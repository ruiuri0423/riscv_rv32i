==> flow/design.v <==
module CSR (
   output wire [31:0] csr_rdata
  , input wire [31:0] csr_wdata
  , input wire        csr_ren    
  , input wire        csr_wen    
  , input wire [11:0] csr_addr   
  , input wire        CLK
  , input wire        RSTN
);
reg [31:0]     mvendorid;
wire       hit_mvendorid = csr_addr == 12'hF11;
always @(posedge CLK or negedge RSTN)
  begin
    if (~RSTN)
      mvendorid <= 'd0;
    else if (hit_mvendorid && csr_wen)
      mvendorid <= csr_wdata;
  end
reg [31:0]     marchid;
wire       hit_marchid = csr_addr == 12'hF12;
always @(posedge CLK or negedge RSTN)
  begin
    if (~RSTN)
      marchid <= 'd0;
    else if (hit_marchid && csr_wen)
      marchid <= csr_wdata;
  end
reg [31:0]     mimpid;
wire       hit_mimpid = csr_addr == 12'hF13;
always @(posedge CLK or negedge RSTN)
  begin
    if (~RSTN)
      mimpid <= 'd0;
    else if (hit_mimpid && csr_wen)
      mimpid <= csr_wdata;
  end
reg [31:0]     mhartid;
wire       hit_mhartid = csr_addr == 12'hF14;
always @(posedge CLK or negedge RSTN)
  begin
    if (~RSTN)
      mhartid <= 'd0;
    else if (hit_mhartid && csr_wen)
      mhartid <= csr_wdata;
  end
reg [31:0]     mconfigptr;
wire       hit_mconfigptr = csr_addr == 12'hF15;
always @(posedge CLK or negedge RSTN)
  begin
    if (~RSTN)
      mconfigptr <= 'd0;
    else if (hit_mconfigptr && csr_wen)
      mconfigptr <= csr_wdata;
  end
reg  [31:0]     mscratch;
wire        hit_mscratch = csr_addr == 12'h340;
always @(posedge CLK or negedge RSTN)
  begin
    if (~RSTN)
      mscratch <= 'd0;
    else if (hit_mscratch && csr_wen)
      mscratch <= csr_wdata;
  end
assign csr_rdata = (hit_mvendorid  && csr_ren) ? mvendorid  :
                   (hit_marchid    && csr_ren) ? marchid    :
                   (hit_mimpid     && csr_ren) ? mimpid     :
                   (hit_mhartid    && csr_ren) ? mhartid    :
                   (hit_mconfigptr && csr_ren) ? mconfigptr :
                   (hit_mscratch   && csr_ren) ? mscratch   : 'd0;
endmodule
module CSRTop (
   output reg         alu_csr_vld
  ,output reg  [31:0] alu_csr_out
  , input      [31:0] dec_rs1_data
  , input      [31:0] dec_csr_imm
  , input      [11:0] dec_csr_addr
  , input             dec_csr_ren
  , input             dec_csr_wen
  , input             lsu_ready  
  , input             alu_flush  
  , input             is_CSR
  , input             is_CSRI
  , input             is_CSR_ADD
  , input             is_CSR_SET
  , input             is_CSR_CLR
  , input             CLK
  , input             RSTN
);
reg  [11:0] alu_csr_addr;
reg         alu_csr_wen;
reg  [31:0] alu_csr_wb;
wire [31:0] dec_csr_out;
wire [31:0] rs1_data;
wire [31:0] imm_data;
wire        csr_freeze;
assign rs1_data   = dec_rs1_data;
assign imm_data   = dec_csr_imm;
assign csr_freeze = ~lsu_ready;
always @(posedge CLK or negedge RSTN)
  begin
    if (~RSTN)
      begin
        alu_csr_vld  <= 'd0;
        alu_csr_out  <= 'd0;
      end
    else if (alu_flush)
      begin
        alu_csr_vld  <= 'd0;
        alu_csr_out  <= 'd0;
      end
    else if (~csr_freeze)
      begin
        alu_csr_vld  <=  is_CSR | is_CSRI;
        alu_csr_out  <= (is_CSR & is_CSRI) ? dec_csr_out : alu_csr_out;
      end
  end
always @(posedge CLK or negedge RSTN)
  begin
    if (~RSTN)
      begin
        alu_csr_wen  <= 'd0;
        alu_csr_addr <= 'd0;
        alu_csr_wb   <= 'd0;
      end
    else if (alu_flush)
      begin
        alu_csr_wen  <= 'd0;
        alu_csr_addr <= 'd0;
        alu_csr_wb   <= 'd0;
      end
    else
      begin
        alu_csr_wen  <= alu_csr_wen ? 1'b0 : (~csr_freeze & dec_csr_wen) ? 1'b1 : 1'b0;
        alu_csr_addr <= dec_csr_addr;
        alu_csr_wb   <= (is_CSR  & is_CSR_ADD) ? dec_csr_out + rs1_data :
                        (is_CSR  & is_CSR_SET) ? dec_csr_out | rs1_data :
                        (is_CSR  & is_CSR_CLR) ? dec_csr_out & rs1_data :
                        (is_CSRI & is_CSR_ADD) ? dec_csr_out + imm_data :
                        (is_CSRI & is_CSR_SET) ? dec_csr_out | imm_data :
                        (is_CSRI & is_CSR_CLR) ? dec_csr_out & imm_data : 'd0;
      end
  end
wire [11:0] csr_addr = dec_csr_ren ? dec_csr_addr :
                       alu_csr_wen ? alu_csr_addr : 'd0;
CSR i0_CSR (
  .csr_rdata ( dec_csr_out ),
  .csr_wdata ( alu_csr_wb  ),
  .csr_ren   ( dec_csr_ren ),  
  .csr_wen   ( alu_csr_wen ),  
  .csr_addr  ( csr_addr    ),  
  .CLK       ( CLK         ),
  .RSTN      ( RSTN        )
);
endmodule
Step by step through the tools: CSRTop
What the tools print for CSRTop, step after step.
Lines are those of the file above, counted from 1.
Cell names lack the library's common part.
{ "inputs": {"top": "CSRTop", "clock": "CLK", "lib": "sky130hd", "pvt_corner": "tt_025C_1v80"} }

Word level
Yosys after proc, flatten, opt, wreduce and memory -nomap, before mapping. Memory bits, and registers merged into a memory's read port (data or address), are not among the register bits. Print and check cells are not counted. Equal cells are merged and count once.
{ "word_totals": {"ff_bits": 270, "inputBits": 87, "output_inout_bits": 33, "word_cells": 71} }
{ "classes": {"add_sub_neg": 2, "equal": 6, "muxes": 24, "logic": 13, "reduce_and_logical": 15} }
{ "ops": {"columns": ["op", "count"], "rows": [
  ["32-bit two-way mux", 16],
  ["32-bit adder", 2],
  ["32-bit AND", 2],
  ["32-bit bitwise OR", 2],
  ["12-bit == test with constant B", 5],
  ["12-bit two-way mux", 3],
  ["1-bit logical AND", 12],
  ["12-bit by 10-bit == test with 1-bit output with constant B", 1],
  ["1-bit AND", 8],
  ["1-bit two-way mux", 5],
  ["2-bit nonzero test", 2],
  ["2-bit AND reduction", 1],
  ["1-bit bitwise OR", 1]
]} }

Logic depth
Depth = most cells in a row (Yosys ltp): at word level without a register or memory, in the mapped netlist without a sequential cell, where the memories' decode and read muxes count.
{ "depth": {"ltp_word": 18, "abc_area": 1, "ltp_mapped": 34, "ltp_nobuf": 32} }

Mapped cells and area
Yosys stat after the flow's synthesis: flattened, memories mapped to cells. It holds for the ABC_AREA given above (unset counts as 0); a run with the other value may have another netlist.
{ "by_type": {"columns": ["cell_type", "count", "type_area_um2"], "rows": [
  ["dfrtp_1", 270, 6756.48],
  ["nand2_1", 849, 3.19E+03],
  ["ha_1", 128, 1.6E+03],
  ["o21ai_0", 283, 1.42E+03],
  ["nand3_1", 252, 1261.21],
  ["inv_1", 328, 1.23E+03],
  ["a21oi_1", 189, 945.907],
  ["nor2_1", 219, 822.038],
  ["clkbuf_1", 93, 349.085],
  ["nand3_2", 25, 250.24],
  ["o211ai_1", 31, 232.723],
  ["a21oi_2", 26, 227.718],
  ["nand2_2", 25, 156.4],
  ["buf_2", 27, 135.13],
  ["o21ai_1", 24, 120.115],
  ["inv_2", 31, 116.362],
  ["o221ai_1", 13, 113.859],
  ["o21bai_1", 12, 90.086]
]} }
Other cell types: 30; their cells: 123.
{ "synth_totals": {"stdcells": 2948, "mapped_area_um2": 19979.2, "ffs": 270, "buf_cells": 134} }

Path before layout
Source: OpenSTA report_checks on the synthesized netlist (no wires, ideal clock, input and output delay 20% of the period each), path of least setup slack; recovery checks are left aside. Register names are those of the netlist, which keeps one name where synthesis merged equal registers.
{ "synth_timing": {"path_type": "in2reg", "from": "input port dec_csr_ren", "to": "register alu_csr_wb[20]", "period_ns": 6.74, "in_delay_ns": 1.348, "setup_time_ns": 0.077, "t_first_pin_ns": 1.348, "arrival_time_ns": 4.724, "required_ns": 6.663, "slack_ns": 1.939, "delay_ns": 3.453, "stages": 30, "period_less_setup_slack_ns": 4.801} }
"delay_ns" is the arrival time less input delay plus setup time.
"stages": output pins that drive a net of the path, with the launching flip-flop's if there is one; two outputs of one cell count as two.
"period_less_setup_slack_ns" = period - worst setup slack (recovery checks aside). The figure is calculated, with input and output delays left at 20% of the set period.
Between the ends stands the longest chain of elaborated cells between them, by number of cells; it is not shown to be the way that was timed. Of several equally long chains one is given.
Each line given opens the expression or statement behind the cell; cells for indexed reads and writes are added by Yosys, which also makes memories of some case tables.
A register here has more assigning lines than the two given.
{ "synth_between": {"cell_sequence": "buf_6 > inv_6 > buf_8 > nand2_2 > nand2_2 > nor2_4 > nand3_2 > nor3_4 > nand2_1 > nand3_1 > o211ai_1 > nand2_1 > a21oi_2 > inv_2 > ha_1 > inv_1 > fa_1 > inv_1 > nand3_1 > nand2_1 > a21oi_1 > o21ai_0 > nand3_1 > nand2_1 > nand2_1 > nand2_1 > nand2_1 > nand3_1 > nand2_1 > a21oi_1", "elab_chain_len": 17} }
{ "synth_rtl": {"columns": ["item", "line_no", "text"], "rows": [
  ["from (decl)", 77, ", input             dec_csr_ren"],
  ["12-bit two-way mux", 143, "wire [11:0] csr_addr = dec_csr_ren ? dec_csr_addr :"],
  ["12-bit by 10-bit == test with 1-bit output", 56, "wire        hit_mscratch = csr_addr == 12'h340;"],
  ["1-bit logical AND", 69, "(hit_mscratch   && csr_ren) ? mscratch   : 'd0;"],
  ["32-bit two-way mux", 69, null],
  ["32-bit two-way mux", 68, "(hit_mconfigptr && csr_ren) ? mconfigptr :"],
  ["32-bit two-way mux", 67, "(hit_mhartid    && csr_ren) ? mhartid    :"],
  ["32-bit two-way mux", 66, "(hit_mimpid     && csr_ren) ? mimpid     :"],
  ["[... 3 more ...]", null, null],
  ["32-bit two-way mux", 140, "(is_CSRI & is_CSR_CLR) ? dec_csr_out & imm_data : 'd0;"],
  ["32-bit two-way mux", 139, "(is_CSRI & is_CSR_SET) ? dec_csr_out | imm_data :"],
  ["32-bit two-way mux", 138, "(is_CSRI & is_CSR_ADD) ? dec_csr_out + imm_data :"],
  ["32-bit two-way mux", 137, "(is_CSR  & is_CSR_CLR) ? dec_csr_out & rs1_data :"],
  ["32-bit two-way mux", 136, "(is_CSR  & is_CSR_SET) ? dec_csr_out | rs1_data :"],
  ["32-bit two-way mux", 135, "alu_csr_wb   <= (is_CSR  & is_CSR_ADD) ? dec_csr_out + rs1_data :"],
  ["32-bit two-way mux", 125, "else if (alu_flush)"],
  ["to (assign)", 123, "alu_csr_wb   <= 'd0;"],
  ["to (assign)", 135, null],
  ["to (decl)", 91, "reg  [31:0] alu_csr_wb;"]
]} }

Timing after layout
From the final timing report of flow run 1: the path of least setup slack in the routed layout; clock arrival at registers is part of the times.
{ "layout_timing": {"path_type": "in2reg", "from": "input port dec_csr_addr[3]", "to": "register alu_csr_wb[16]", "period_ns": 5.93, "in_delay_ns": 1.19, "setup_time_ns": 0.13, "t_first_pin_ns": 1.19, "arrival_time_ns": 5.63, "required_ns": 6.35, "slack_ns": 0.72, "stages": 26} }
Between the ends stands the longest chain of elaborated cells between them, by number of cells; it is not shown to be the way that was timed. Of several equally long chains one is given.
A register here has more assigning lines than the two given.
{ "layout_between": {"cell_sequence": "clkdlybuf4s50_1 > nand2_1 > nand2_1 > nor2_1 > inv_1 > nor3_4 > nand3_2 > inv_2 > a21oi_1 > nand2_1 > a21oi_2 > inv_2 > ha_1 > inv_1 > fa_1 > inv_1 > nand3_1 > nand2_1 > a21oi_1 > o21ai_0 > nand3_1 > nand2_1 > a21oi_1 > o21ai_0 > nand2_1 > a21oi_1", "elab_chain_len": 17} }
{ "layout_rtl": {"columns": ["item", "line_no", "text"], "rows": [
  ["from (decl)", 76, ", input      [11:0] dec_csr_addr"],
  ["12-bit two-way mux", 143, "wire [11:0] csr_addr = dec_csr_ren ? dec_csr_addr :"],
  ["12-bit by 10-bit == test with 1-bit output", 56, "wire        hit_mscratch = csr_addr == 12'h340;"],
  ["1-bit logical AND", 69, "(hit_mscratch   && csr_ren) ? mscratch   : 'd0;"],
  ["32-bit two-way mux", 69, null],
  ["32-bit two-way mux", 68, "(hit_mconfigptr && csr_ren) ? mconfigptr :"],
  ["32-bit two-way mux", 67, "(hit_mhartid    && csr_ren) ? mhartid    :"],
  ["32-bit two-way mux", 66, "(hit_mimpid     && csr_ren) ? mimpid     :"],
  ["[... 3 more ...]", null, null],
  ["32-bit two-way mux", 140, "(is_CSRI & is_CSR_CLR) ? dec_csr_out & imm_data : 'd0;"],
  ["32-bit two-way mux", 139, "(is_CSRI & is_CSR_SET) ? dec_csr_out | imm_data :"],
  ["32-bit two-way mux", 138, "(is_CSRI & is_CSR_ADD) ? dec_csr_out + imm_data :"],
  ["32-bit two-way mux", 137, "(is_CSR  & is_CSR_CLR) ? dec_csr_out & rs1_data :"],
  ["32-bit two-way mux", 136, "(is_CSR  & is_CSR_SET) ? dec_csr_out | rs1_data :"],
  ["32-bit two-way mux", 135, "alu_csr_wb   <= (is_CSR  & is_CSR_ADD) ? dec_csr_out + rs1_data :"],
  ["32-bit two-way mux", 125, "else if (alu_flush)"],
  ["to (assign)", 123, "alu_csr_wb   <= 'd0;"],
  ["to (assign)", 135, null],
  ["to (decl)", 91, "reg  [31:0] alu_csr_wb;"]
]} }

Data sheet: physical implementation of CSRTop

Measured data: module CSRTop, platform sky130hd, 2 stored runs of the flow under differing settings, order arbitrary. Input and output delays are each 20% of the period that was set; the output load is 0.01 pF.
"achieved_clock_period_ns" means the clock period less the worst setup slack. The figure is calculated, with input and output delays left at 20% of the set period.
"worst_setup_path_time_ns" = time allowed to the worst setup path (clock period - input delay - output delay, where it has them) - its slack; a late launch clock adds to it, a late capture clock takes from it.
"power_w": no workload was simulated; the value follows from the tool's default switching activity.
[
  {
    "run": "flow run 1",
    "settings": { "period_ns": 5.93, "CORE_UTILIZATION": 44, "SETUP_SLACK_MARGIN": 0.01, "PLACE_DENSITY_LB_ADDON": 0.15, "CORE_MARGIN": 5, "TNS_END_PERCENT": 65, "ABC_AREA": 1, "CAP_MARGIN": 40, "SLEW_MARGIN": 20 },
    "results": { "dieArea_um2": 49769.1, "setupTns_ns": 0.000, "fin_util_pct": 50.6, "worst_setup_path_time_ns": 4.02, "timing.worst_path_kind": "in2reg", "power_w": 0.004171, "achieved_clock_period_ns": 5.207, "synthesis_area_um2": 19979.2, "ws_hold_ns": 0.479, "setup_worst_slack_ns": 0.723, "final_stdcell_area_um2": 22881.9 }
  },
  {
    "run": "flow run 2",
    "settings": { "period_ns": 6.64, "CORE_UTILIZATION": 27, "SETUP_SLACK_MARGIN": -0.06, "CELL_PAD_IN_SITES_DETAIL_PLACEMENT": 0, "ABC_AREA": 0, "GPL_TIMING_DRIVEN": 0, "GPL_ROUTABILITY_DRIVEN": 0, "CTS_CLUSTER_SIZE": 30, "CTS_CLUSTER_DIAMETER": 293, "SLEW_MARGIN": 30, "MAX_ROUTING_LAYER": "met5", "CAP_MARGIN": 20, "CORE_MARGIN": 2 },
    "results": { "dieArea_um2": 64716.8, "setupTns_ns": 0.000, "fin_util_pct": 31.7, "worst_setup_path_time_ns": 5.24, "timing.worst_path_kind": "in2reg", "power_w": 0.002939, "achieved_clock_period_ns": 6.567, "synthesis_area_um2": 16928.7, "ws_hold_ns": 0.500, "setup_worst_slack_ns": 0.073, "final_stdcell_area_um2": 19580.0 }
  }
]
