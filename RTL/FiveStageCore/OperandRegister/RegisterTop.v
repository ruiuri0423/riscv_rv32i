==> flow/design.v <==
module Register32(
   output reg [31:0] x31
  ,output reg [31:0] x30
  ,output reg [31:0] x29
  ,output reg [31:0] x28
  ,output reg [31:0] x27
  ,output reg [31:0] x26
  ,output reg [31:0] x25
  ,output reg [31:0] x24
  ,output reg [31:0] x23
  ,output reg [31:0] x22
  ,output reg [31:0] x21
  ,output reg [31:0] x20
  ,output reg [31:0] x19
  ,output reg [31:0] x18
  ,output reg [31:0] x17
  ,output reg [31:0] x16
  ,output reg [31:0] x15
  ,output reg [31:0] x14
  ,output reg [31:0] x13
  ,output reg [31:0] x12
  ,output reg [31:0] x11
  ,output reg [31:0] x10
  ,output reg [31:0] x09
  ,output reg [31:0] x08
  ,output reg [31:0] x07
  ,output reg [31:0] x06
  ,output reg [31:0] x05
  ,output reg [31:0] x04
  ,output reg [31:0] x03
  ,output reg [31:0] x02
  ,output reg [31:0] x01
  ,output reg [31:0] x00
  , input            x31_wen
  , input            x30_wen
  , input            x29_wen
  , input            x28_wen
  , input            x27_wen
  , input            x26_wen
  , input            x25_wen
  , input            x24_wen
  , input            x23_wen
  , input            x22_wen
  , input            x21_wen
  , input            x20_wen
  , input            x19_wen
  , input            x18_wen
  , input            x17_wen
  , input            x16_wen
  , input            x15_wen
  , input            x14_wen
  , input            x13_wen
  , input            x12_wen
  , input            x11_wen
  , input            x10_wen
  , input            x09_wen
  , input            x08_wen
  , input            x07_wen
  , input            x06_wen
  , input            x05_wen
  , input            x04_wen
  , input            x03_wen
  , input            x02_wen
  , input            x01_wen
  , input     [31:0] x_wdata
  , input            CLK
  , input            RSTN
);
always @(posedge CLK or negedge RSTN)
  begin
    if (~RSTN)
      x00 <= 'd0;
    else
      x00 <= 'd0;
  end
always @(posedge CLK or negedge RSTN)
  begin
    if (~RSTN)
      x01 <= 'd0;
    else if (x01_wen)
      x01 <= x_wdata;
  end
always @(posedge CLK or negedge RSTN)
  begin
    if (~RSTN)
      x02 <= 'd0;
    else if (x02_wen)
      x02 <= x_wdata;
  end
always @(posedge CLK or negedge RSTN)
  begin
    if (~RSTN)
      x03 <= 'd0;
    else if (x03_wen)
      x03 <= x_wdata;
  end
always @(posedge CLK or negedge RSTN)
  begin
    if (~RSTN)
      x04 <= 'd0;
    else if (x04_wen)
      x04 <= x_wdata;
  end
always @(posedge CLK or negedge RSTN)
  begin
    if (~RSTN)
      x05 <= 'd0;
    else if (x05_wen)
      x05 <= x_wdata;
  end
always @(posedge CLK or negedge RSTN)
  begin
    if (~RSTN)
      x06 <= 'd0;
    else if (x06_wen)
      x06 <= x_wdata;
  end
always @(posedge CLK or negedge RSTN)
  begin
    if (~RSTN)
      x07 <= 'd0;
    else if (x07_wen)
      x07 <= x_wdata;
  end
always @(posedge CLK or negedge RSTN)
  begin
    if (~RSTN)
      x08 <= 'd0;
    else if (x08_wen)
      x08 <= x_wdata;
  end
always @(posedge CLK or negedge RSTN)
  begin
    if (~RSTN)
      x09 <= 'd0;
    else if (x09_wen)
      x09 <= x_wdata;
  end
always @(posedge CLK or negedge RSTN)
  begin
    if (~RSTN)
      x10 <= 'd0;
    else if (x10_wen)
      x10 <= x_wdata;
  end
always @(posedge CLK or negedge RSTN)
  begin
    if (~RSTN)
      x11 <= 'd0;
    else if (x11_wen)
      x11 <= x_wdata;
  end
always @(posedge CLK or negedge RSTN)
  begin
    if (~RSTN)
      x12 <= 'd0;
    else if (x12_wen)
      x12 <= x_wdata;
  end
always @(posedge CLK or negedge RSTN)
  begin
    if (~RSTN)
      x13 <= 'd0;
    else if (x13_wen)
      x13 <= x_wdata;
  end
always @(posedge CLK or negedge RSTN)
  begin
    if (~RSTN)
      x14 <= 'd0;
    else if (x14_wen)
      x14 <= x_wdata;
  end
always @(posedge CLK or negedge RSTN)
  begin
    if (~RSTN)
      x15 <= 'd0;
    else if (x15_wen)
      x15 <= x_wdata;
  end
always @(posedge CLK or negedge RSTN)
  begin
    if (~RSTN)
      x16 <= 'd0;
    else if (x16_wen)
      x16 <= x_wdata;
  end
always @(posedge CLK or negedge RSTN)
  begin
    if (~RSTN)
      x17 <= 'd0;
    else if (x17_wen)
      x17 <= x_wdata;
  end
always @(posedge CLK or negedge RSTN)
  begin
    if (~RSTN)
      x18 <= 'd0;
    else if (x18_wen)
      x18 <= x_wdata;
  end
always @(posedge CLK or negedge RSTN)
  begin
    if (~RSTN)
      x19 <= 'd0;
    else if (x19_wen)
      x19 <= x_wdata;
  end
always @(posedge CLK or negedge RSTN)
  begin
    if (~RSTN)
      x20 <= 'd0;
    else if (x20_wen)
      x20 <= x_wdata;
  end
always @(posedge CLK or negedge RSTN)
  begin
    if (~RSTN)
      x21 <= 'd0;
    else if (x21_wen)
      x21 <= x_wdata;
  end
always @(posedge CLK or negedge RSTN)
  begin
    if (~RSTN)
      x22 <= 'd0;
    else if (x22_wen)
      x22 <= x_wdata;
  end
always @(posedge CLK or negedge RSTN)
  begin
    if (~RSTN)
      x23 <= 'd0;
    else if (x23_wen)
      x23 <= x_wdata;
  end
always @(posedge CLK or negedge RSTN)
  begin
    if (~RSTN)
      x24 <= 'd0;
    else if (x24_wen)
      x24 <= x_wdata;
  end
always @(posedge CLK or negedge RSTN)
  begin
    if (~RSTN)
      x25 <= 'd0;
    else if (x25_wen)
      x25 <= x_wdata;
  end
always @(posedge CLK or negedge RSTN)
  begin
    if (~RSTN)
      x26 <= 'd0;
    else if (x26_wen)
      x26 <= x_wdata;
  end
always @(posedge CLK or negedge RSTN)
  begin
    if (~RSTN)
      x27 <= 'd0;
    else if (x27_wen)
      x27 <= x_wdata;
  end
always @(posedge CLK or negedge RSTN)
  begin
    if (~RSTN)
      x28 <= 'd0;
    else if (x28_wen)
      x28 <= x_wdata;
  end
always @(posedge CLK or negedge RSTN)
  begin
    if (~RSTN)
      x29 <= 'd0;
    else if (x29_wen)
      x29 <= x_wdata;
  end
always @(posedge CLK or negedge RSTN)
  begin
    if (~RSTN)
      x30 <= 'd0;
    else if (x30_wen)
      x30 <= x_wdata;
  end
always @(posedge CLK or negedge RSTN)
  begin
    if (~RSTN)
      x31 <= 'd0;
    else if (x31_wen)
      x31 <= x_wdata;
  end
endmodule
module RegisterTop (
   output reg [31:0] rs1_data 
  ,output reg [31:0] rs2_data
  , input     [31:0] rd_data
  , input     [ 4:0] rd
  , input            rd_wen     
  , input     [ 4:0] rs1
  , input     [ 4:0] rs2
  , input            rs1_ren
  , input            rs2_ren
  , input     [ 0:0] rs1_forward
  , input     [31:0] rs1_forward_data
  , input     [ 0:0] rs2_forward
  , input     [31:0] rs2_forward_data
  , input            CLK
  , input            RSTN
);
wire [31:0] x31;
wire [31:0] x30;
wire [31:0] x29;
wire [31:0] x28;
wire [31:0] x27;
wire [31:0] x26;
wire [31:0] x25;
wire [31:0] x24;
wire [31:0] x23;
wire [31:0] x22;
wire [31:0] x21;
wire [31:0] x20;
wire [31:0] x19;
wire [31:0] x18;
wire [31:0] x17;
wire [31:0] x16;
wire [31:0] x15;
wire [31:0] x14;
wire [31:0] x13;
wire [31:0] x12;
wire [31:0] x11;
wire [31:0] x10;
wire [31:0] x09;
wire [31:0] x08;
wire [31:0] x07;
wire [31:0] x06;
wire [31:0] x05;
wire [31:0] x04;
wire [31:0] x03;
wire [31:0] x02;
wire [31:0] x01;
wire [31:0] x00;
wire        x31_wen = rd_wen & (rd == 'd31);
wire        x30_wen = rd_wen & (rd == 'd30);
wire        x29_wen = rd_wen & (rd == 'd29);
wire        x28_wen = rd_wen & (rd == 'd28);
wire        x27_wen = rd_wen & (rd == 'd27);
wire        x26_wen = rd_wen & (rd == 'd26);
wire        x25_wen = rd_wen & (rd == 'd25);
wire        x24_wen = rd_wen & (rd == 'd24);
wire        x23_wen = rd_wen & (rd == 'd23);
wire        x22_wen = rd_wen & (rd == 'd22);
wire        x21_wen = rd_wen & (rd == 'd21);
wire        x20_wen = rd_wen & (rd == 'd20);
wire        x19_wen = rd_wen & (rd == 'd19);
wire        x18_wen = rd_wen & (rd == 'd18);
wire        x17_wen = rd_wen & (rd == 'd17);
wire        x16_wen = rd_wen & (rd == 'd16);
wire        x15_wen = rd_wen & (rd == 'd15);
wire        x14_wen = rd_wen & (rd == 'd14);
wire        x13_wen = rd_wen & (rd == 'd13);
wire        x12_wen = rd_wen & (rd == 'd12);
wire        x11_wen = rd_wen & (rd == 'd11);
wire        x10_wen = rd_wen & (rd == 'd10);
wire        x09_wen = rd_wen & (rd == 'd09);
wire        x08_wen = rd_wen & (rd == 'd08);
wire        x07_wen = rd_wen & (rd == 'd07);
wire        x06_wen = rd_wen & (rd == 'd06);
wire        x05_wen = rd_wen & (rd == 'd05);
wire        x04_wen = rd_wen & (rd == 'd04);
wire        x03_wen = rd_wen & (rd == 'd03);
wire        x02_wen = rd_wen & (rd == 'd02);
wire        x01_wen = rd_wen & (rd == 'd01);
wire [31:0] x_wdata = rd_data;
wire [31:0] rs1_p = (rs1 == 'd31) ? x31 :
                    (rs1 == 'd30) ? x30 :
                    (rs1 == 'd29) ? x29 :
                    (rs1 == 'd28) ? x28 :
                    (rs1 == 'd27) ? x27 :
                    (rs1 == 'd26) ? x26 :
                    (rs1 == 'd25) ? x25 :
                    (rs1 == 'd24) ? x24 :
                    (rs1 == 'd23) ? x23 :
                    (rs1 == 'd22) ? x22 :
                    (rs1 == 'd21) ? x21 :
                    (rs1 == 'd20) ? x20 :
                    (rs1 == 'd19) ? x19 :
                    (rs1 == 'd18) ? x18 :
                    (rs1 == 'd17) ? x17 :
                    (rs1 == 'd16) ? x16 :
                    (rs1 == 'd15) ? x15 :
                    (rs1 == 'd14) ? x14 :
                    (rs1 == 'd13) ? x13 :
                    (rs1 == 'd12) ? x12 :
                    (rs1 == 'd11) ? x11 :
                    (rs1 == 'd10) ? x10 :
                    (rs1 == 'd09) ? x09 :
                    (rs1 == 'd08) ? x08 :
                    (rs1 == 'd07) ? x07 :
                    (rs1 == 'd06) ? x06 :
                    (rs1 == 'd05) ? x05 :
                    (rs1 == 'd04) ? x04 :
                    (rs1 == 'd03) ? x03 :
                    (rs1 == 'd02) ? x02 :
                    (rs1 == 'd01) ? x01 :
                                    x00 ;
always @(posedge CLK or negedge RSTN)
  begin
    if (~RSTN)
        rs1_data <= 'd0;
    else if (rs1_ren)
        rs1_data <= rs1_forward ? rs1_forward_data : rs1_p;
  end
wire [31:0] rs2_p = (rs2 == 'd31) ? x31 :
                    (rs2 == 'd30) ? x30 :
                    (rs2 == 'd29) ? x29 :
                    (rs2 == 'd28) ? x28 :
                    (rs2 == 'd27) ? x27 :
                    (rs2 == 'd26) ? x26 :
                    (rs2 == 'd25) ? x25 :
                    (rs2 == 'd24) ? x24 :
                    (rs2 == 'd23) ? x23 :
                    (rs2 == 'd22) ? x22 :
                    (rs2 == 'd21) ? x21 :
                    (rs2 == 'd20) ? x20 :
                    (rs2 == 'd19) ? x19 :
                    (rs2 == 'd18) ? x18 :
                    (rs2 == 'd17) ? x17 :
                    (rs2 == 'd16) ? x16 :
                    (rs2 == 'd15) ? x15 :
                    (rs2 == 'd14) ? x14 :
                    (rs2 == 'd13) ? x13 :
                    (rs2 == 'd12) ? x12 :
                    (rs2 == 'd11) ? x11 :
                    (rs2 == 'd10) ? x10 :
                    (rs2 == 'd09) ? x09 :
                    (rs2 == 'd08) ? x08 :
                    (rs2 == 'd07) ? x07 :
                    (rs2 == 'd06) ? x06 :
                    (rs2 == 'd05) ? x05 :
                    (rs2 == 'd04) ? x04 :
                    (rs2 == 'd03) ? x03 :
                    (rs2 == 'd02) ? x02 :
                    (rs2 == 'd01) ? x01 :
                                    x00 ;
always @(posedge CLK or negedge RSTN)
  begin
    if (~RSTN)
        rs2_data <= 'd0;
    else if (rs2_ren)
        rs2_data <= rs2_forward ? rs2_forward_data : rs2_p;
  end
Register32 i0_Register32(
  .x31     ( x31     ),
  .x30     ( x30     ),
  .x29     ( x29     ),
  .x28     ( x28     ),
  .x27     ( x27     ),
  .x26     ( x26     ),
  .x25     ( x25     ),
  .x24     ( x24     ),
  .x23     ( x23     ),
  .x22     ( x22     ),
  .x21     ( x21     ),
  .x20     ( x20     ),
  .x19     ( x19     ),
  .x18     ( x18     ),
  .x17     ( x17     ),
  .x16     ( x16     ),
  .x15     ( x15     ),
  .x14     ( x14     ),
  .x13     ( x13     ),
  .x12     ( x12     ),
  .x11     ( x11     ),
  .x10     ( x10     ),
  .x09     ( x09     ),
  .x08     ( x08     ),
  .x07     ( x07     ),
  .x06     ( x06     ),
  .x05     ( x05     ),
  .x04     ( x04     ),
  .x03     ( x03     ),
  .x02     ( x02     ),
  .x01     ( x01     ),
  .x00     ( x00     ),
  .x31_wen ( x31_wen ),
  .x30_wen ( x30_wen ),
  .x29_wen ( x29_wen ),
  .x28_wen ( x28_wen ),
  .x27_wen ( x27_wen ),
  .x26_wen ( x26_wen ),
  .x25_wen ( x25_wen ),
  .x24_wen ( x24_wen ),
  .x23_wen ( x23_wen ),
  .x22_wen ( x22_wen ),
  .x21_wen ( x21_wen ),
  .x20_wen ( x20_wen ),
  .x19_wen ( x19_wen ),
  .x18_wen ( x18_wen ),
  .x17_wen ( x17_wen ),
  .x16_wen ( x16_wen ),
  .x15_wen ( x15_wen ),
  .x14_wen ( x14_wen ),
  .x13_wen ( x13_wen ),
  .x12_wen ( x12_wen ),
  .x11_wen ( x11_wen ),
  .x10_wen ( x10_wen ),
  .x09_wen ( x09_wen ),
  .x08_wen ( x08_wen ),
  .x07_wen ( x07_wen ),
  .x06_wen ( x06_wen ),
  .x05_wen ( x05_wen ),
  .x04_wen ( x04_wen ),
  .x03_wen ( x03_wen ),
  .x02_wen ( x02_wen ),
  .x01_wen ( x01_wen ),
  .x_wdata ( x_wdata ),
  .CLK     ( CLK     ),
  .RSTN    ( RSTN    ) 
);
endmodule
---- Reports on RegisterTop ----
The steps from the RTL of RegisterTop to its reports follow in flow order.
Lines are those of the file above, counted from 1.
Operators: Yosys type, input widths -> output width; for muxes data width and select width s.
Cell names lack the library's common part.
A cell with - has no value.
set-up
  design top .............................. RegisterTop
  clock ................................... CLK
  standard-cell library ................... sky130hd
  corner .................................. tt_025C_1v80

---- After elaboration ----
Yosys after proc, flatten, opt, wreduce and memory -nomap, before mapping. Enables and synchronous resets that opt folds into registers are not counted as muxes. Memory bits, and registers merged into a memory's read port (data or address), are not among the register bits. Print and check cells are not counted. Equal cells are merged and count once.
operators by class
  eq/ne operators ......................... 93
  mux-type cells .......................... 64
  bitwise gates (word level) .............. 31
operators by type and width
  kind                number
  $mux 32             64
  $eq 5x5->1 const B  48
  $eq 5x4->1 const B  24
  $eq 5x3->1 const B  12
  $and 1x1->1         31
  $eq 5x2->1 const B  6
  $eq 5x1->1 const B  3
bit counts
  register bits ........................... 1056
  input port bits ......................... 118
  output and inout port bits .............. 64

---- Depth ----
Longest topological path by Yosys (ltp), each cell counted once; first at word level (registers and memories cut), then after technology mapping (sequential cells cut; the memories' decode and read muxes count).
logic depth
  depth after elaboration ................. 33
  ABC_AREA ................................ 0
  gate-level depth with buffers ........... 12

---- Synthesis result ----
The flow's flattened synthesis, as Yosys stat reports it; memories are mapped. The netlist is that of the ABC_AREA named above (0 if unset); the other value can give another one.
The area totals of this step are shown rounded.
cells by type
  cell type  number  total area (um^2)
  dfrtp_1    1056    2.64E+04
  mux2_2     1014    1.14E+04
  o21ai_0    359     1.8E+03
  clkbuf_1   353     1.33E+03
  a22oi_1    165     1.24E+03
  o22ai_1    186     1.16E+03
  nor2_1     301     1.13E+03
  mux2i_1    108     1.08E+03
  a21oi_1    193     965.926
  nand2_1    240     900.864
  a221oi_1   84      735.706
  buf_2      117     585.562
  nand3_1    117     585.562
  o221ai_1   62      543.021
  nor3_1     88      440.422
  and3_1     63      394.128
  or3_1      61      381.616
  a31oi_1    60      375.36
Not listed: further types 73, cells in them 880.
synthesis totals
  standard cells after synthesis .......... 5507
  mapped area ............................. 0.0582 mm^2
  sequential part of the area ............. 0.02643 mm^2
  flip-flop cells ......................... 1056
  buffers ................................. 533
By module: a second synthesis without flattening, with its own total; a netlist apart from the flattened one above.
unflattened totals
  cells (unflattened synthesis) ........... 5753
  area (unflattened synthesis) ............ 0.06208 mm^2
Rows give one instance, submodules left out.
by module
  module       times used  cells  area (mm^2)  sequential area (mm^2)
  Register32   1           2237   0.03945      0.02482
  RegisterTop  1           3516   0.02263      0.001602

---- Timing after synthesis ----
Path of least setup slack by OpenSTA after synthesis, without wires, with an ideal clock, recovery checks aside; 20% of the period is set as input and as output delay. Where synthesis merged equal registers, the netlist keeps one of their names.
timing path post-synthesis
  path kind ............................... input-to-reg
  from .................................... input port rs2[1]
  to ...................................... register rs2_data[12]
  clock period ............................ 2620 ps
  data arrival time ....................... 2263 ps
  path slack .............................. 222 ps
  delay of the path ....................... 1873 ps
  stages .................................. 9
  path buffers ............................ 3
  synthesis period reached ................ 2398 ps
"delay of the path" = arrival - input delay + setup time.
"stages" counts driving pins, that of a launching flip-flop among them; a cell with two outputs on the path counts twice.
"synthesis period reached" is the clock period less the worst setup slack; recovery checks do not enter. This is arithmetic on one report: input and output delays are still those of the set period (20% each).
Between the ends stands the longest chain of elaborated cells between them, by number of cells; it is not shown to be the way that was timed. Of several equally long chains one is given.
A line is the first line of the expression or statement that the cell stems from. Yosys adds cells for indexed reads and writes and turns some case tables into memories.
on the way, post-synthesis
  path through ............................ buf_2 -> or3b_1 -> clkbuf_1 -> buf_2 -> a21oi_4 -> o21ai_0 -> a221o_1 -> a2111oi_0 -> nor3_1
  length of the longest elaborated chain .. 33
  elaborated cells on any way between the ends .. 63
  source lines of those cells ............. 32
ends and longest elaborated chain, post-synthesis
  what             RTL line  RTL
  start, declared  301       , input     [ 4:0] rs2
  $eq 5x1->1       444       (rs2 == 'd01) ? x01 :
  $mux 32          444
  $mux 32          443       (rs2 == 'd02) ? x02 :
  $mux 32          442       (rs2 == 'd03) ? x03 :
  $mux 32          441       (rs2 == 'd04) ? x04 :
  $mux 32          440       (rs2 == 'd05) ? x05 :
  $mux 32          439       (rs2 == 'd06) ? x06 :
  [19 not listed]  -
  $mux 32          419       (rs2 == 'd26) ? x26 :
  $mux 32          418       (rs2 == 'd27) ? x27 :
  $mux 32          417       (rs2 == 'd28) ? x28 :
  $mux 32          416       (rs2 == 'd29) ? x29 :
  $mux 32          415       (rs2 == 'd30) ? x30 :
  $mux 32          414       wire [31:0] rs2_p = (rs2 == 'd31) ? x31 :
  $mux 32          451       rs2_data <= rs2_forward ? rs2_forward_data : rs2_p;
  end, assigned    449       rs2_data <= 'd0;
  end, assigned    451
  end, declared    296       ,output reg [31:0] rs2_data

---- Worst path after layout ----
From the final timing report of flow run 1: the path of least setup slack in the routed layout; clock arrival at registers is part of the times.
The report prints the path's times to 10 ps; the period is as set.
timing path after layout
  path kind ............................... reg-to-reg
  from .................................... register i0_Register32.x02[22]
  to ...................................... register rs1_data[22]
  clock period ............................ 1700 ps
  data arrival time ....................... 2660 ps
  path slack .............................. -320 ps
  stages .................................. 9
  path buffers ............................ 2
Between the ends stands the longest chain of elaborated cells between them, by number of cells; it is not shown to be the way that was timed. Of several equally long chains one is given.
on the way, after layout
  path through ............................ dfrtp_1 -> buf_4 -> or4bb_4 -> a31oi_4 -> a2111oi_4 -> nor4_4 -> buf_4 -> o2111ai_4 -> a21oi_1
  length of the longest elaborated chain .. 31
  elaborated cells on any way between the ends .. 31
  source lines of those cells ............. 31
ends and longest elaborated chain, after layout
  what             RTL line  RTL
  start, declared  31        ,output reg [31:0] x02
  start, assigned  86        x02 <= 'd0;
  start, assigned  88        x02 <= x_wdata;
  $mux 32          404       (rs1 == 'd02) ? x02 :
  $mux 32          403       (rs1 == 'd03) ? x03 :
  $mux 32          402       (rs1 == 'd04) ? x04 :
  $mux 32          401       (rs1 == 'd05) ? x05 :
  $mux 32          400       (rs1 == 'd06) ? x06 :
  $mux 32          399       (rs1 == 'd07) ? x07 :
  $mux 32          398       (rs1 == 'd08) ? x08 :
  [17 not listed]  -
  $mux 32          380       (rs1 == 'd26) ? x26 :
  $mux 32          379       (rs1 == 'd27) ? x27 :
  $mux 32          378       (rs1 == 'd28) ? x28 :
  $mux 32          377       (rs1 == 'd29) ? x29 :
  $mux 32          376       (rs1 == 'd30) ? x30 :
  $mux 32          375       wire [31:0] rs1_p = (rs1 == 'd31) ? x31 :
  $mux 32          412       rs1_data <= rs1_forward ? rs1_forward_data : rs1_p;
  end, assigned    410       rs1_data <= 'd0;
  end, assigned    412
  end, declared    295       output reg [31:0] rs1_data

Wiki page: RegisterTop / flow data

Measured data: module RegisterTop, platform sky130hd, 2 stored runs of the flow under differing settings, order arbitrary. Input and output delays are each 20% of the period that was set; the output load is 0.01 pF.
"reached clock period" = clock period - worst setup slack. The figure is calculated, with input and output delays left at 20% of the set period.
By "time used up by the worst setup path" is meant the share of the clock period that the worst setup path is allowed (20% is reserved at inputs, 20% at outputs), minus its slack. Clock arrival times at its registers enter into it.
"power" rests on the timing tool's default activity at the inputs, not on a simulated workload.
"time used up by the worst setup path" is given in steps of 10 ps.
Values from the reports are rounded here.

======== flow run 1 ========
==> flow/run.sh <==
#!/bin/bash
# the make line also repeats the synthesis and layout settings of config.mk as NAME=value (left out here)
make -C /OpenROAD-flow-scripts/flow DESIGN_CONFIG=/design/flow/config.mk WORK_HOME=/design/flow/orfs CLKGATE_MAP_FILE= finish
==> flow/config.mk <==
export PLATFORM = sky130hd
export DESIGN_NAME = RegisterTop
export DESIGN_NICKNAME = RegisterTop
export VERILOG_FILES = /design/flow/design.v
export SDC_FILE = /design/flow/constraint.sdc
export NUM_CORES = 4
export LEC_CHECK = 0
export CAP_MARGIN = 35
export CELL_PAD_IN_SITES_DETAIL_PLACEMENT = 0
export CORE_ASPECT_RATIO = 0.78
export CORE_MARGIN = 4
export CORE_UTILIZATION = 33
export CTS_CLUSTER_DIAMETER = 181
export CTS_CLUSTER_SIZE = 23
export MAX_ROUTING_LAYER = met5
export PLACE_DENSITY_LB_ADDON = 0.19
export SLEW_MARGIN = 0
==> flow/constraint.sdc <==
create_clock -name core_clock -period 1.7 [get_ports {CLK}]
set_input_delay 0.3400 -clock core_clock [delete_from_list [all_inputs] [get_ports {CLK}]]
set_output_delay 0.3400 -clock core_clock [all_outputs]
set_load 0.01 [all_outputs]

-------- measured, flow run 1 --------
  power ................................... 69.17 mW
  total die area .......................... 0.1832 mm^2
  final design utilization ................ 47.1 %
  time used up by the worst setup path .... 2020 ps
  type of the worst setup path ............ reg-to-reg
  summed negative setup slack ............. -6905 ps
  chip area in the Yosys report ........... 0.0582 mm^2
  reached clock period .................... 2015 ps
  worst setup slack after layout .......... -315 ps
  standard-cell area of the final layout .. 0.08221 mm^2

======== flow run 2 ========
==> flow/run.sh <==
#!/bin/bash
# the make line also repeats the synthesis and layout settings of config.mk as NAME=value (left out here)
make -C /OpenROAD-flow-scripts/flow DESIGN_CONFIG=/design/flow/config.mk WORK_HOME=/design/flow/orfs CLKGATE_MAP_FILE= finish
==> flow/config.mk <==
export PLATFORM = sky130hd
export DESIGN_NAME = RegisterTop
export DESIGN_NICKNAME = RegisterTop
export VERILOG_FILES = /design/flow/design.v
export SDC_FILE = /design/flow/constraint.sdc
export NUM_CORES = 4
export LEC_CHECK = 0
export ABC_AREA = 0
export CAP_MARGIN = 0
export CORE_MARGIN = 3
export CORE_UTILIZATION = 37
export CTS_CLUSTER_DIAMETER = 375
export GPL_ROUTABILITY_DRIVEN = 1
export HOLD_SLACK_MARGIN = 0.06
export PLACE_DENSITY = 0.89
export SLEW_MARGIN = 30
export TNS_END_PERCENT = 50
==> flow/constraint.sdc <==
create_clock -name core_clock -period 2.41 [get_ports {CLK}]
set_input_delay 0.4820 -clock core_clock [delete_from_list [all_inputs] [get_ports {CLK}]]
set_output_delay 0.4820 -clock core_clock [all_outputs]
set_load 0.01 [all_outputs]

-------- measured, flow run 2 --------
  power ................................... 54.98 mW
  total die area .......................... 0.1621 mm^2
  final design utilization ................ 48.6 %
  time used up by the worst setup path .... 2020 ps
  type of the worst setup path ............ input-to-reg
  summed negative setup slack ............. -97 ps
  chip area in the Yosys report ........... 0.0582 mm^2
  reached clock period .................... 2507 ps
  worst setup slack after layout .......... -97 ps
  standard-cell area of the final layout .. 0.07545 mm^2
