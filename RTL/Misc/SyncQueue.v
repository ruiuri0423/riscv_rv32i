==> flow/design.v <==
module SyncQueue #(
   parameter WIDTH   = 31
  ,parameter DEPTH   = 4
  ,parameter OUT_REG = 0
  ,parameter DEPTH_LOG2 = $clog2(DEPTH)
)(
   output             sync_q_rok
  ,output             sync_q_wok
  ,output [WIDTH-1:0] sync_q_rdata
  , input             sync_q_ren
  , input             sync_q_wen
  , input [WIDTH-1:0] sync_q_wdata
  , input             sync_q_flush
  , input             CLK
  , input             RSTN
);
wire                  sync_q_inc;
wire                  sync_q_dec;
wire [DEPTH_LOG2  :0] sync_q_cnt_n;
reg  [DEPTH_LOG2  :0] sync_q_cnt;
wire                  sync_q_rmax;
wire                  sync_q_rinc;
wire [DEPTH_LOG2-1:0] sync_q_rptr_n;
reg  [DEPTH_LOG2-1:0] sync_q_rptr; 
wire                  sync_q_wmax;
wire                  sync_q_winc;
wire [DEPTH_LOG2-1:0] sync_q_wptr_n;
reg  [DEPTH_LOG2-1:0] sync_q_wptr;
assign sync_q_inc    = sync_q_winc;
assign sync_q_dec    = sync_q_rinc;
assign sync_q_cnt_n  = sync_q_cnt + sync_q_inc - sync_q_dec;
assign sync_q_rinc   = sync_q_rok & sync_q_ren;
assign sync_q_rmax   = sync_q_rptr == (DEPTH - 1);
assign sync_q_rptr_n = sync_q_rmax ? 'd0 : (sync_q_rptr + 1'd1);
assign sync_q_winc   = sync_q_wok & sync_q_wen;
assign sync_q_wmax   = sync_q_wptr == (DEPTH - 1);
assign sync_q_wptr_n = sync_q_wmax ? 'd0 : (sync_q_wptr + 1'd1);
always @(posedge CLK or negedge RSTN)
  begin
    if (~RSTN)
      sync_q_cnt <= 'd0;
    else if (sync_q_flush)
      sync_q_cnt <= 'd0;
    else
      sync_q_cnt <= sync_q_cnt_n;
  end
always @(posedge CLK or negedge RSTN)
  begin
    if (~RSTN)
      sync_q_rptr <= 'd0;
    else if (sync_q_flush)
      sync_q_rptr <= 'd0;
    else if (sync_q_rinc)
      sync_q_rptr <= sync_q_rptr_n;
  end
always @(posedge CLK or negedge RSTN)
  begin
    if (~RSTN)
      sync_q_wptr <= 'd0;
    else if (sync_q_flush)
      sync_q_wptr <= 'd0;
    else if (sync_q_winc)
      sync_q_wptr <= sync_q_wptr_n;
  end
reg [WIDTH-1:0] sync_q_mem [DEPTH-1:0];
always @(posedge CLK)
  begin
    if (sync_q_winc)
      sync_q_mem[sync_q_wptr] <= sync_q_wdata;
  end
assign sync_q_rok   = sync_q_cnt > 0;
assign sync_q_wok   = sync_q_cnt < DEPTH;
generate
  begin : GEN_OUT_REG
    if (OUT_REG == 1)
      begin
        reg [WIDTH-1:0] sync_q_rdata_reg;
        assign sync_q_rdata = sync_q_rdata_reg;
        always @(posedge CLK or negedge RSTN)
          begin
            if (~RSTN)
              sync_q_rdata_reg <= 'd0;
            else if (sync_q_rinc)
              sync_q_rdata_reg <= sync_q_mem[sync_q_rptr];
          end
      end
    else
      assign sync_q_rdata = sync_q_mem[sync_q_rptr];
  end
endgenerate
endmodule
* Tool chain data of SyncQueue *
What the tools print for SyncQueue, step after step.
Line numbers count from 1 in the design file above.
Operators carry their Yosys type and port widths (W data, S select, Z words).
Library cell names are shortened.
The mark - stands for no value.

inputs
  design top = SyncQueue
  clock = CLK
  library = sky130hd
  timing corner = tt_025C_1v80

* Word level *
Counts by Yosys on the flattened word-level netlist (proc, flatten, opt, wreduce; memories kept). Register bits leave out memories and registers merged into their read ports (data or address). Print and check cells are left out. Cells with the same type and inputs are merged into one.
Memory sizes are those after Yosys's memory passes, which may raise the word count (mostly to a power of two), join words into wider ones and drop unused or constant bits.

storage and ports
  flip-flop bits (word level) = 7
  RAM bits = 124
  memories kept = 1
  bits of input ports = 36
  cells after elaboration = 26

operators by class
  $add $sub $neg = 4
  $lt $le $gt $ge = 2
  equal/unequal tests = 2
  muxes and demuxes = 10
  bitwise logic cells = 2
  reductions and logical operators = 2

memories
  name        words  bits a word  read ports  write ports  RTL line  RTL
  sync_q_mem  4      31           1           1            65        reg [WIDTH-1:0] sync_q_mem [DEPTH-1:0];

operators by type and width
  operator               count
  $mux W31               1
  $mux W2                7
  $add A2 B1 Y2 const B  2
  $eq A2 B2 Y1 const B   2
  $reduce_bool A2 Y1     2
  $add A3 B1 Y3          1
  $sub A3 B1 Y3          1
  $gt A3 B1 Y1 const B   1
  $lt A3 B3 Y1 const B   1
  $mux W3                1
  $and A1 B1 Y1          2
  $mux W1                1

* Logic depth *
Depth = most cells in a row (Yosys ltp): at word level without a register or memory, in the mapped netlist without a sequential cell, where the memories' decode and read muxes count.

depth
  depth in word-level cells = 5
  ABC_AREA = 0
  mapped depth = 10
  gate-level depth less buffers = 10

* Netlist *
Yosys stat after the flow's synthesis: flattened, memories mapped to cells. It holds for the ABC_AREA given above (unset counts as 0); a run with the other value may have another netlist.

cell types
  type      count  area in all (um^2)
  edfxtp_1  124    3.72E+03
  mux4_2    31     698.17
  dfrtp_1   7      175.168
  ha_1      7      87.584
  buf_6     3      33.782
  mux2i_1   3      30.029
  inv_1     7      26.275
  and2_1    4      25.024
  nor2_1    6      22.522
  buf_2     4      20.019
  fa_1      1      20.019
  xnor2_1   2      17.517
  buf_8     1      15.014
  nor2b_1   2      12.512
  o31ai_2   1      12.512
  or3_1     2      12.512
  a21oi_2   1      8.758
  nand2_1   1      3.754

synthesis totals
  standard cells after synthesis = 207
  mapped area = 4944.7 um^2
  flip-flops = 131

* Worst setup path after synthesis *
OpenSTA on the mapped netlist: ideal clock, no wires. The path of least setup slack (recovery checks aside). Input and output delay are each 20% of the period. Register names are those of the netlist, which keeps one name where synthesis merged equal registers.

timing path after synthesis
  path kind = register to register
  start = register sync_q_cnt[2]
  end = register sync_q_cnt[2]
  clock period = 1.99 ns
  arrival = 1.986 ns
  required time = 1.871 ns
  slack = -0.115 ns
  delay of the path = 2.105 ns
  driving pins on the path = 11
  buffers on the path = 0
  period reached after synthesis = 2.105 ns

"delay of the path" = arrival - input delay + setup time.
"driving pins on the path": output pins that drive a net of the path, with the launching flip-flop's if there is one; two outputs of one cell count as two.
"period reached after synthesis" = period - worst setup slack (recovery checks aside). The figure is calculated, with input and output delays left at 20% of the set period.
The rows between start and end are the longest chain of elaborated cells between them; the timing report does not say that the signal goes this way. Where chains are equally long, one stands for them.
Each line given opens the expression or statement behind the cell; cells for indexed reads and writes are added by Yosys, which also makes memories of some case tables.
At most two assigning lines are given for a register; there are more.

on the way, after synthesis
  cells stage by stage = dfrtp_1 -> o31ai_2 -> inv_1 -> ha_1 -> inv_1 -> ha_1 -> inv_1 -> fa_1 -> xnor2_1 -> xnor2_1 -> nor2_1
  length of the longest elaborated chain = 5
  elaborated cells between the ends (all ways) = 7
  RTL lines with such cells = 6

RTL lines, path after synthesis
  item                RTL line  RTL
  start: declaration  20        reg  [DEPTH_LOG2  :0] sync_q_cnt;
  start: assignment   41        sync_q_cnt <= 'd0;
  start: assignment   45        sync_q_cnt <= sync_q_cnt_n;
  $lt A3 B3 Y1        72        assign sync_q_wok   = sync_q_cnt < DEPTH;
  $and A1 B1 Y1       35        assign sync_q_winc   = sync_q_wok & sync_q_wen;
  $add A3 B1 Y3       31        assign sync_q_cnt_n  = sync_q_cnt + sync_q_inc - sync_q_dec;
  $sub A3 B1 Y3       31
  $mux W3             42        else if (sync_q_flush)
  end: assignment     41
  end: assignment     45
  end: declaration    20

* Path in the finished layout *
From the final timing report of record 1: the path of least setup slack in the routed layout; clock arrival at registers is part of the times.

timing path after layout
  path kind = register to output
  start = register sync_q_rptr[0]
  end = output sync_q_rdata[24]
  clock period = 3.27 ns
  output delay = 0.65 ns
  arrival = 2.25 ns
  required time = 2.62 ns
  slack = 0.37 ns
  driving pins on the path = 4
  buffers on the path = 2

The rows between start and end are the longest chain of elaborated cells between them; the timing report does not say that the signal goes this way. Where chains are equally long, one stands for them.
The chain passes a memory read, where the word-level depth is cut; so it can be longer than that depth.
At most two assigning lines are given for a register; there are more.

on the way, after layout
  cells stage by stage = dfrtp_2 -> buf_4 -> mux4_2 -> clkdlybuf4s50_1
  length of the longest elaborated chain = 1
  elaborated cells between the ends (all ways) = 1
  RTL lines with such cells = 1

RTL lines, path after layout
  item                RTL line  RTL
  start: declaration  24        reg  [DEPTH_LOG2-1:0] sync_q_rptr;
  start: assignment   50        sync_q_rptr <= 'd0;
  start: assignment   54        sync_q_rptr <= sync_q_rptr_n;
  $mem_v2 Z4 W31      65        reg [WIDTH-1:0] sync_q_mem [DEPTH-1:0];
  end: declaration    9         ,output [WIDTH-1:0] sync_q_rdata

Add stored flow runs of SyncQueue

Below are 2 stored runs of the flow (Yosys, OpenROAD; platform sky130hd) on SyncQueue, each with its settings and what was measured, unordered. Constraints: input delay and output delay 20% of the set period each, output load 0.01 pF.
"clock period achieved": clock period set for the run, less the worst setup slack. It is reckoned from that one timing run; input and output delays stay at 20% of the period that was set.
"time on the worst setup path": the worst setup path's part of the clock period (all of it between registers, 20% less for each end at a port) less its slack. A launch clock that arrives late makes it longer, a capture clock that arrives late makes it shorter.
"total power of the final layout" is the tool's figure for a default switching activity; nothing was simulated.
Among the settings, n/a means not set for that run.

setting or result                              record 1            record 2
period_ns                                      3.27                3.23
CORE_UTILIZATION                               22                  40
HOLD_SLACK_MARGIN                              -0.1                n/a
CORE_ASPECT_RATIO                              0.83                n/a
CELL_PAD_IN_SITES_DETAIL_PLACEMENT             0                   1
GPL_TIMING_DRIVEN                              1                   1
GPL_ROUTABILITY_DRIVEN                         0                   0
CTS_CLUSTER_SIZE                               77                  83
CAP_MARGIN                                     25                  20
SLEW_MARGIN                                    0                   20
CORE_MARGIN                                    2                   2
PLACE_DENSITY_LB_ADDON                         n/a                 0.17
TNS_END_PERCENT                                n/a                 100
CTS_CLUSTER_DIAMETER                           n/a                 227
MAX_ROUTING_LAYER                              n/a                 met4
die footprint (um^2)                           23697.0             13267.6
total power of the final layout (W)            0.005201            0.005046
netlist area reported by Yosys (um^2)          4944.7              4944.7
utilization after routing                      0.305               0.539
time on the worst setup path (ns)              2.25                2.38
worst path kind                                register to output  register to output
clock period achieved (ns)                     2.905               3.021
total negative setup slack (ns)                0.000               0.000
standard-cell area of the final layout (um^2)  6672.6              6503.7
lowest setup slack (ns)                        0.365               0.209
